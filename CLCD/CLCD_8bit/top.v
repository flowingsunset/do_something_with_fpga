==> flow/design.v <==
module Control_LCD (
	input i_clk,
	input i_reset,
	input [3:0]i_data,
	input i_cs,
	input i_busy,
	output reg [7:0] o_data
);
parameter [8*16-1:0] P_HEX = {8'h46,8'h45,8'h44,8'h43,8'h42,8'h41, 8'h39,8'h38,8'h37,8'h36,8'h35,8'h34,8'h33,8'h32,8'h31,8'h30};
parameter P_CNT_1MS = 125_000;
reg [16:0] r_cnt;
reg [1:0] r_cs_edge;
wire w_edgeDetected;
always @(posedge i_clk ) begin
	if (i_reset) begin
		r_cnt <= 0;
		r_cs_edge <= 0;
	end
	else if (r_cnt == P_CNT_1MS) begin
		r_cnt <= 0;
		r_cs_edge <= {r_cs_edge[0], i_cs};
	end
	else begin
		r_cnt <= r_cnt + 1;
		r_cs_edge <= r_cs_edge;
	end
end
always @(posedge i_clk ) begin
	if (i_reset) begin
		o_data <= 0;
	end
	else if(w_edgeDetected)begin
		if (!i_busy) begin
			o_data <= P_HEX[8*i_data[3:0] +: 8];
		end
		else begin
			o_data <= 0;
		end
	end
	else begin
		o_data <= 0;
	end
end
assign w_edgeDetected = (r_cs_edge[0]&!r_cs_edge[1]) ? 1 : 0;
endmodule
module Keypad (
	input i_clk,
	input i_reset,
	input [3:0]i_col,
	output [3:0]o_row,
	output reg [3:0]o_r_data,
	output o_cs
);
parameter P_CNT_1MS = 125_004;
reg [16:0] r_cnt;
reg [3:0] r_row;
reg [4:0] r_detect_btn;
assign o_row = r_row;
always @(posedge i_clk ) begin
	if (i_reset) r_cnt <= 0;
	else if(r_cnt == P_CNT_1MS)	r_cnt <= 0;
	else r_cnt <= r_cnt+1;
end
always @(posedge i_clk ) begin
	if (i_reset) r_row <= 4'b1110;
	else if(r_cnt == P_CNT_1MS) r_row <= {r_row[2:0], r_row[3]};
	else r_row <= r_row;
end
always @(posedge i_clk) begin
	if(i_reset) begin
		r_detect_btn <= 0;
		r_detect_btn <= 0;
	end
	else if(r_cnt==P_CNT_1MS/2)begin
		if (i_col<4'hf) begin
			r_detect_btn <= {r_detect_btn[3:0], 1'b1};
			case (r_row)
				4'b0111: begin
					case (i_col)
						4'b0111:  o_r_data <= 4'h0;
						4'b1011:  o_r_data <= 4'h1;
						4'b1101:  o_r_data <= 4'h2;
						4'b1110:  o_r_data <= 4'h3;
						default: o_r_data <= o_r_data;
					endcase
				end 
				4'b1011: begin
					case (i_col)
						4'b0111:  o_r_data <= 4'h4;
						4'b1011:  o_r_data <= 4'h5;
						4'b1101:  o_r_data <= 4'h6;
						4'b1110:  o_r_data <= 4'h7;
						default: o_r_data <= o_r_data;
					endcase
				end 
				4'b1101: begin
					case (i_col)
						4'b0111:  o_r_data <= 4'h8;
						4'b1011:  o_r_data <= 4'h9;
						4'b1101:  o_r_data <= 4'ha;
						4'b1110:  o_r_data <= 4'hb;
						default: o_r_data <= o_r_data;
					endcase
				end 
				4'b1110: begin
					case (i_col)
						4'b0111:  o_r_data <= 4'hc;
						4'b1011:  o_r_data <= 4'hd;
						4'b1101:  o_r_data <= 4'he;
						4'b1110:  o_r_data <= 4'hf;
						default: o_r_data <= o_r_data;
					endcase
				end 
				default: o_r_data <= o_r_data;
			endcase
		end
		else begin
			r_detect_btn <= {r_detect_btn[3:0], 1'b0};
			o_r_data <= o_r_data;
		end
	end
	else begin
		o_r_data <= o_r_data;
		r_detect_btn <= r_detect_btn;
	end
end
assign o_cs = (r_detect_btn > 1) ? 1 : 0;
endmodule
module LCD_1602 (
	input i_clk,
	input i_reset,
	input i_busy,
	input [7:0] i_data,
	output reg o_r_cs,
	output reg [7:0] o_r_data,
	output reg o_r_RS,
	output o_busy
);
parameter S_IDLE = 0;
parameter S_8_BIT_MODE = 1;
parameter S_DISPALY_ON = 2;
parameter S_CLEAR = 3;
parameter S_ENTRY_MODE = 4;
parameter S_WRITE_INPUT = 5;
parameter I_IDLE = 8'b0000_0000;
parameter I_8_BIT_MODE	= 8'b0011_1000;
parameter I_DISPALY_ON = 8'b0000_1100;
parameter I_CLEAR = 8'b0000_0001;
parameter I_ENTRY_MODE = 8'b0000_0110;
parameter P_CNT4MS = 500_000;
reg[26:0] r_cnt;
reg	r_startCnt;
reg r_wait4ms;
reg [3:0] r_state;
reg [3:0] r_next;
always @(posedge i_clk ) begin
		r_state <= r_next;
end
always@* begin
	if(i_reset) r_next = S_IDLE;
	else begin
		case (r_state)
			S_IDLE: r_next = S_8_BIT_MODE;
			S_8_BIT_MODE : begin
				if(r_wait4ms) r_next = S_DISPALY_ON;
				else r_next = S_8_BIT_MODE;
			end
			S_DISPALY_ON : begin
				if(r_wait4ms) r_next = S_CLEAR;
				else r_next = S_DISPALY_ON;
			end
			S_CLEAR : begin 
				if(r_wait4ms) r_next = S_ENTRY_MODE;
				else r_next = S_CLEAR;
			end
			S_ENTRY_MODE : begin 
				if(r_wait4ms) r_next = S_WRITE_INPUT;
				else r_next = S_ENTRY_MODE;
			end
			S_WRITE_INPUT : r_next = S_WRITE_INPUT;
			default : r_next = S_IDLE;
		endcase
	end
end
always @* begin
	if(i_reset) begin
		o_r_cs = 0;
		o_r_RS = 0;
		o_r_data[7:0] = I_IDLE;
	end
	else begin
		o_r_cs = 0;
		o_r_RS = 0;
		o_r_data[7:0] = 0;
		case (r_state)
			S_IDLE: begin
				o_r_cs = 0;
				o_r_RS = 0;
				o_r_data[7:0] = I_IDLE;
			end
			S_8_BIT_MODE: begin
				if (!i_busy&!r_wait4ms&!r_startCnt) begin
					o_r_cs = 1;
					o_r_RS = 0;
					o_r_data[7:0] = I_8_BIT_MODE;
				end
			end
			S_DISPALY_ON: begin
				if (!i_busy&!r_wait4ms&!r_startCnt) begin
					o_r_cs = 1;
					o_r_RS = 0;
					o_r_data[7:0] = I_DISPALY_ON;
				end
			end
			S_CLEAR: begin
				if (!i_busy&!r_wait4ms&!r_startCnt) begin
					o_r_cs = 1;
					o_r_RS = 0;
					o_r_data[7:0] = I_CLEAR;
				end
			end
			S_ENTRY_MODE: begin
				if (!i_busy&!r_wait4ms&!r_startCnt) begin
					o_r_cs = 1;
					o_r_RS = 0;
					o_r_data[7:0] = I_ENTRY_MODE;
				end
			end
			S_WRITE_INPUT: begin
				if (!i_busy&!r_wait4ms&!r_startCnt&(i_data>0)) begin
					o_r_cs = 1;
					o_r_RS = 1;
					o_r_data[7:0] = i_data;
				end
			end
		endcase
	end
end
always @(posedge i_clk ) begin
	if (i_reset) begin
		r_cnt <= 0;
		r_wait4ms <= 0;
		r_startCnt<=0;
	end
	else begin
		case ({i_busy, r_wait4ms, r_startCnt})
			3'b100: begin
				r_cnt <= r_cnt;
				r_wait4ms <= r_wait4ms;
				r_startCnt <= 1;
			end
			3'b101: begin
				r_cnt <= r_cnt + 1;
				r_wait4ms <= r_wait4ms;
				r_startCnt <= r_startCnt;
			end
			3'b001: begin
				if(r_cnt>=P_CNT4MS) begin
					r_cnt <= r_cnt;
					r_startCnt <= 0;
					r_wait4ms <= 1;
				end
				else begin
					r_cnt <= r_cnt + 1;
					r_wait4ms <= r_wait4ms;
					r_startCnt <= r_startCnt;
				end
			end
			3'b010: begin
				r_cnt <= r_cnt;
				r_wait4ms <= 0;
				r_startCnt <= r_startCnt;
			end
			default: begin
				r_cnt <= 0;
				r_wait4ms <= 0;
				r_startCnt<=0;
			end
		endcase
	end
end
assign o_busy = (i_busy|r_wait4ms|r_startCnt) ? 1 : 0;
endmodule
module LCD_Transmitter (
	input i_clk,
	input i_reset,
	input i_cs,
	input i_RS,
	input [7:0] i_data,
	output o_busy,
	output reg o_r_RW,
	output reg o_r_RS,
	output reg o_r_E,
	output reg [7:0] o_r_data
);
parameter P_IDLE = 0;
parameter P_DATA_IN = 1;
parameter P_WAIT_DATA = 2;
parameter P_DATA_WRITE = 3;
parameter P_WAIT_WRITE = 4;
parameter P_CNT_1MS = 12_500;
reg [23:0] r_cnt;
reg [2:0] r_state;
reg r_waitData;
reg r_waitWrite;
reg [2:0] r_next;
always @(posedge i_clk ) begin
	if (i_reset) r_state <= P_IDLE;
	else begin
		r_state <= r_next;	
	end
end
always @* begin
	if(i_reset) r_next = P_IDLE;
	else begin
		case (r_state)
			P_IDLE: begin
				if(i_cs) r_next = P_DATA_IN;
				else r_next = P_IDLE;
			end
			P_DATA_IN : r_next = P_WAIT_DATA;
			P_WAIT_DATA : begin
				if(r_waitData) r_next = P_DATA_WRITE;
				else r_next = P_WAIT_DATA;
			end
			P_DATA_WRITE : r_next = P_WAIT_WRITE;
			P_WAIT_WRITE : begin
				if(r_waitWrite) r_next = P_IDLE;
				else r_next = P_WAIT_WRITE;
			end
			default: r_next = P_IDLE;
		endcase
	end
end
always @(posedge i_clk) begin
	if(i_reset) begin
		o_r_RW <= 0;
		o_r_RS <= 0;
		o_r_E <= 0;
		o_r_data <= 0;
	end
	else begin
		case (r_state)
			P_IDLE: begin
				if(i_cs) begin
					o_r_RW <= 0;
					o_r_RS <= i_RS;
					o_r_E <= 0;
					o_r_data <= i_data;
				end
				else begin
					o_r_RW <= 0;
					o_r_RS <= 0;
					o_r_E <= 0;
					o_r_data <= 0;
				end
			end
			P_DATA_IN:begin
				o_r_RW <= 0;
				o_r_RS <= o_r_RS;
				o_r_E <= 1;
				o_r_data <= o_r_data;
			end
			P_DATA_WRITE : begin
				o_r_RW <= 0;
				o_r_RS <= o_r_RS;
				o_r_E <= 0;
				o_r_data <= o_r_data;
			end	
			default: begin
				o_r_RW <= o_r_RW;
				o_r_RS <= o_r_RS;
				o_r_E <= o_r_E;
				o_r_data <= o_r_data;
			end	
		endcase
	end
end
always @(posedge i_clk ) begin
	if (i_reset) begin
		r_cnt <= 0;
		r_waitData <=0;
		r_waitWrite <= 0;
	end
	else begin
		case (r_state)
			P_IDLE:begin
				r_cnt <= 0;
				r_waitData <=0;
				r_waitWrite <= 0;
			end
			P_DATA_IN: begin
				r_cnt <= 0;
				r_waitData <=0;
				r_waitWrite <= 0;
			end
			P_WAIT_DATA:begin
				if(r_cnt>=P_CNT_1MS) begin
					r_cnt <= r_cnt;
					r_waitData <= 1;
					r_waitWrite <= 0;
				end
				else begin
					r_cnt <= r_cnt+1;
					r_waitData <= 0;
					r_waitWrite <= 0;
				end
			end
			P_DATA_WRITE: begin
				r_cnt <= 0;
				r_waitData <=0;
				r_waitWrite <= 0;
			end
			P_WAIT_WRITE : begin
				if (r_cnt>=P_CNT_1MS) begin
					r_cnt <= r_cnt;
					r_waitData <=0;
					r_waitWrite <= 1;
				end
				else begin
					r_cnt <= r_cnt+1;
					r_waitData <=0;
					r_waitWrite <= 0;
				end
			end
			default: begin
				r_cnt <= 0;
				r_waitData <=0;
				r_waitWrite <= 0;
			end
		endcase
	end
end
assign o_busy = (r_state != P_IDLE) ? 1 : 0;
endmodule
`timescale 1ns/1ps
module top (
	input sysclk,
	input reset,
	input [3:0] col,
	output [3:0] row,
	output RW,
	output RS,
	output E,
	output [7:0] data
	);
wire [3:0]w_data_keypad;
wire w_cs_keypad;
wire [7:0] w_data_ctrl;
wire w_busy_LCD;
wire w_busy_trans;
wire [7:0]w_data_LCD;
wire w_RS;
Keypad keypad(
	.i_clk(sysclk),
	.i_reset(reset),
	.i_col(col),
	.o_row(row),
	.o_r_data(w_data_keypad),
	.o_cs(w_cs_keypad)
);
Control_LCD ctrl(
	.i_clk(sysclk),
	.i_reset(reset),
	.i_data(w_data_keypad),
	.i_cs(w_cs_keypad),
	.i_busy(w_busy_LCD),
	.o_data(w_data_ctrl)
);
LCD_1602 LCD(
	.i_clk(sysclk),
	.i_reset(reset),
	.i_busy(w_busy_trans),
	.i_data(w_data_ctrl),
	.o_r_cs(w_cs_LCD),
	.o_r_data(w_data_LCD),
	.o_r_RS(w_RS),
	.o_busy(w_busy_LCD)
);
LCD_Transmitter trans(
	.i_clk(sysclk),
	.i_reset(reset),
	.i_cs(w_cs_LCD),
	.i_RS(w_RS),
	.i_data(w_data_LCD),
	.o_busy(w_busy_trans),
	.o_r_RW(RW),
	.o_r_RS(RS),
	.o_r_E(E),
	.o_r_data(data)
);
endmodule
# From RTL to reports: top
# The steps from the RTL of top to its reports follow in flow order.
# Line numbers count from 1 in the design file above.
# Operators carry their Yosys type and port widths (W data, S select, Z words).
# Library cell names are shortened.
# A cell with n/a has no value.
dict set report design {
  top {top}
  clk_port {sysclk}
  library {sky130hd}
  lib_corner {tt_025C_1v80}
}

# Word level
# Counts by Yosys on the flattened word-level netlist (proc, flatten, opt, wreduce; memories kept). Register bits leave out memories and registers merged into their read ports (data or address). Print and check cells are left out.
dict set report bits {
  out_inout_bits 15
  elab_cells 137
  reg_bits 129
  input_bits 6
}
dict set report classes {
  n_reduce_logical 25
  equal 30
  cmp 5
  n_logic 14
  muxes 40
  add_sub_neg 4
  shifts 1
}
# cell n
set ops {}
lappend ops {{$shiftx A128 B8 Y8 const A} 1}
lappend ops {{$pmux W27 S3} 1}
lappend ops {{$pmux W4 S4} 5}
lappend ops {{$pmux W8 S5} 1}
lappend ops {{$add A17 B1 Y17 const B} 2}
lappend ops {{$eq A17 B17 Y1 const B} 2}
lappend ops {{$add A27 B1 Y27 const B} 1}
lappend ops {{$ge A27 B19 Y1 const B} 1}
lappend ops {{$mux W27} 1}
lappend ops {{$add A24 B1 Y24 const B} 1}
lappend ops {{$ge A24 B14 Y1 const B} 1}
lappend ops {{$eq A4 B4 Y1 const B} 6}
lappend ops {{$pmux W4 S6} 1}
lappend ops {{$reduce_or A2 Y1} 10}
lappend ops {{$ne A5 B1 Y1 const B} 4}
lappend ops {{$mux W1} 18}
lappend ops {{$eq A17 B16 Y1 const B} 1}
lappend ops {{$eq A4 B3 Y1 const B} 4}
lappend ops {{$mux W8} 2}
lappend ops {{$pmux W3 S5} 1}
lappend ops {{$eq A3 B2 Y1 const B} 3}
lappend ops {{$eq A3 B3 Y1 const B} 3}
lappend ops {{$mux W3} 3}
lappend ops {{$not A1 Y1} 8}
lappend ops {{$eq A4 B2 Y1 const B} 2}
lappend ops {{$gt A8 B1 Y1 const B} 1}
lappend ops {{$reduce_and A8 Y1} 1}
lappend ops {{$reduce_and A2 Y1} 3}
# Not listed: further kinds 21, cells in them 31.

# Logic depth
# Yosys ltp: most cells in a row. Word level: on the elaborated netlist, between registers, memories and ports. Mapped: between sequential cells and ports; inverters and the memories' decode and read muxes count.
dict set report logic_depth {
  word_depth 11
  ABC_AREA 1
  depth_mapped 12
  ltp_nobuf 11
}

# After synthesis
# The flow's flattened synthesis, as Yosys stat reports it; memories are mapped. The netlist is that of the ABC_AREA named above (0 if unset); the other value can give another one.
# cell_type n type_area_um2
set types {}
lappend types {dfxtp_1 123 2.46E+03}
lappend types {nand2_1 231 867.082}
lappend types {nor2_1 130 487.968}
lappend types {inv_1 114 427.91}
lappend types {a21oi_1 73 365.35}
lappend types {nand3_1 63 315.302}
lappend types {nand4_1 25 156.4}
lappend types {nand2_2 24 150.144}
lappend types {ha_1 11 137.632}
lappend types {o21ai_0 27 135.13}
lappend types {xor2_1 15 131.376}
lappend types {edfxtp_1 4 120.115}
lappend types {a21oi_2 13 113.859}
lappend types {nor2_2 16 100.096}
lappend types {nor3_1 20 100.096}
lappend types {buf_4 8 60.058}
lappend types {nor3b_1 7 52.55}
lappend types {xnor2_1 6 52.55}
# Not listed: further types 26, cells in them 65.
dict set report mapped {
  buf_cells 25
  mapped_cells 975
  yosys_area_um2 6722.7
  ff_cells 127
  seq_area_um2 2582.5
}

# Worst setup path after synthesis
# Source: OpenSTA report_checks on the synthesized netlist (no wires, ideal clock, input and output delay 20% of the period each), path of least setup slack; recovery checks are left aside. Register names are those of the netlist, which keeps one name where synthesis merged equal registers.
dict set report synth_path {
  path_type {register to register}
  startpoint {register LCD.r_cnt[0]}
  endpoint {register LCD.r_cnt[26]}
  required_time_ns 2.101
  setup_ns 0.069
  path_slack_ns 0.618
  delay_ns 1.552
  launch_ns 0.000
  t_arrival_ns 1.483
  stages 12
  n_path_buf 0
  period_ns 2.17
  period_less_setup_slack_ns 1.552
}
# "delay_ns" is the arrival time less input delay plus setup time.
# "stages": output pins that drive a net of the path, with the launching flip-flop's if there is one; two outputs of one cell count as two.
# "period_less_setup_slack_ns" is the clock period less the worst setup slack; recovery checks do not enter. This is arithmetic on one report: input and output delays are still those of the set period (20% each).
# Between the ends stands the longest chain of elaborated cells between them, by number of cells; it is not shown to be the way that was timed. Of several equally long chains one is given.
# A line is the first line of the expression or statement that the cell stems from. Yosys adds cells for indexed reads and writes and turns some case tables into memories.
# At most two assigning lines are given for a register; there are more.
dict set report synth_via {
  path_cell_list {dfxtp_1 > ha_1 > nand2_1 > nor2_4 > nand2_2 > nor2_2 > nand2_1 > nand2_1 > nand2_1 > nor2_1 > nand2_1 > a21oi_2}
  elab_chain_len 3
  cone_cells 6
  cone_classes {add/sub: 1; compare: 1; eq/ne: 1; mux: 2; reduce/logical: 1}
}
# item line
set synth_rtl {}
lappend synth_rtl {{start, declared} 151} ;# reg[26:0] r_cnt;
lappend synth_rtl {{start, assigned} 248} ;# r_cnt <= r_cnt;
lappend synth_rtl {{start, assigned} 253} ;# r_cnt <= r_cnt + 1;
lappend synth_rtl {{$add A27 B1 Y27} 264} ;# r_cnt <= r_cnt + 1;
lappend synth_rtl {{$mux W27} 258} ;# if(r_cnt>=P_CNT4MS) begin
lappend synth_rtl {{$pmux W27 S3} 246} ;# case ({i_busy, r_wait4ms, r_startCnt})
lappend synth_rtl {{end, assigned} 248}
lappend synth_rtl {{end, assigned} 253}
lappend synth_rtl {{end, declared} 151}

# Timing after layout
# From the final timing report of run 2: the path of least setup slack in the routed layout; clock arrival at registers is part of the times.
dict set report layout_path {
  path_type {input to register}
  startpoint {input port reset}
  endpoint {register trans.r_cnt[8]}
  launch_ns 0.58
  input_delay_ns 0.58
  setup_ns 0.11
  period_ns 2.9
  stages 8
  required_time_ns 3.20
  path_slack_ns 0.65
  n_path_buf 3
  t_arrival_ns 2.55
}
# Between the ends stands the longest chain of elaborated cells between them, by number of cells; it is not shown to be the way that was timed. Of several equally long chains one is given.
# At most two assigning lines are given for a register; there are more.
dict set report layout_via {
  path_cell_list {clkdlybuf4s50_1 > clkbuf_2 > clkinv_1 > o21ai_0 > nor2_1 > inv_1 > buf_2 > a21oi_1}
  elab_chain_len 1
  cone_cells 1
  lines_between 0
  cone_classes {reduce/logical: 1}
}
# item line
set layout_rtl {}
lappend layout_rtl {{start, declared} 439} ;# input reset,
lappend layout_rtl {{$reduce_or A2 Y1} n/a}
lappend layout_rtl {{end, assigned} 399} ;# r_cnt <= r_cnt;
lappend layout_rtl {{end, assigned} 404} ;# r_cnt <= r_cnt+1;
lappend layout_rtl {{end, declared} 302} ;# reg [23:0] r_cnt;

; top through Yosys and OpenROAD on sky130hd: 2 stored runs, unordered, with their settings and measured results. The constraints put input and output delay at 20% of the set period each and load the outputs with 0.01 pF.
; "period_reached_ns" means the clock period less the worst setup slack. The figure is calculated, with input and output delays left at 20% of the set period.
; "worst_path_time_ns" = time allowed to the worst setup path (clock period - input delay - output delay, where it has them) - its slack; a late launch clock adds to it, a late capture clock takes from it.
; "power.total_uw" rests on the timing tool's default activity at the inputs, not on a simulated workload.

[run 1: settings]
period_ns = 1.85
CORE_UTILIZATION = 68
CORE_ASPECT_RATIO = 1.44
CORE_MARGIN = 9
GPL_ROUTABILITY_DRIVEN = 0
CTS_CLUSTER_SIZE = 18
CTS_CLUSTER_DIAMETER = 378
CAP_MARGIN = 5
SLEW_MARGIN = 20
[run 1: results]
outcome = not finished: routing ended with error GRT-0232

[run 2: settings]
period_ns = 2.9
CORE_UTILIZATION = 65
PLACE_DENSITY = 0.84
CORE_ASPECT_RATIO = 0.58
ABC_AREA = 1
GPL_TIMING_DRIVEN = 0
CTS_CLUSTER_SIZE = 99
CAP_MARGIN = 40
SLEW_MARGIN = 30
MIN_ROUTING_LAYER = met1
CORE_MARGIN = 2
[run 2: results]
synth_chip_area_um2 = 6722.7
final_die_area_um2 = 11202.2
final_cell_area_um2 = 7699.9
fin_util_pct = 76.1
ws_setup_ns = 0.653
tns_setup_ns = 0.000
holdWs_ns = 0.440
power.total_uw = 4179
period_reached_ns = 2.247
worst_path_time_ns = 1.67
worstPathKind = input to register
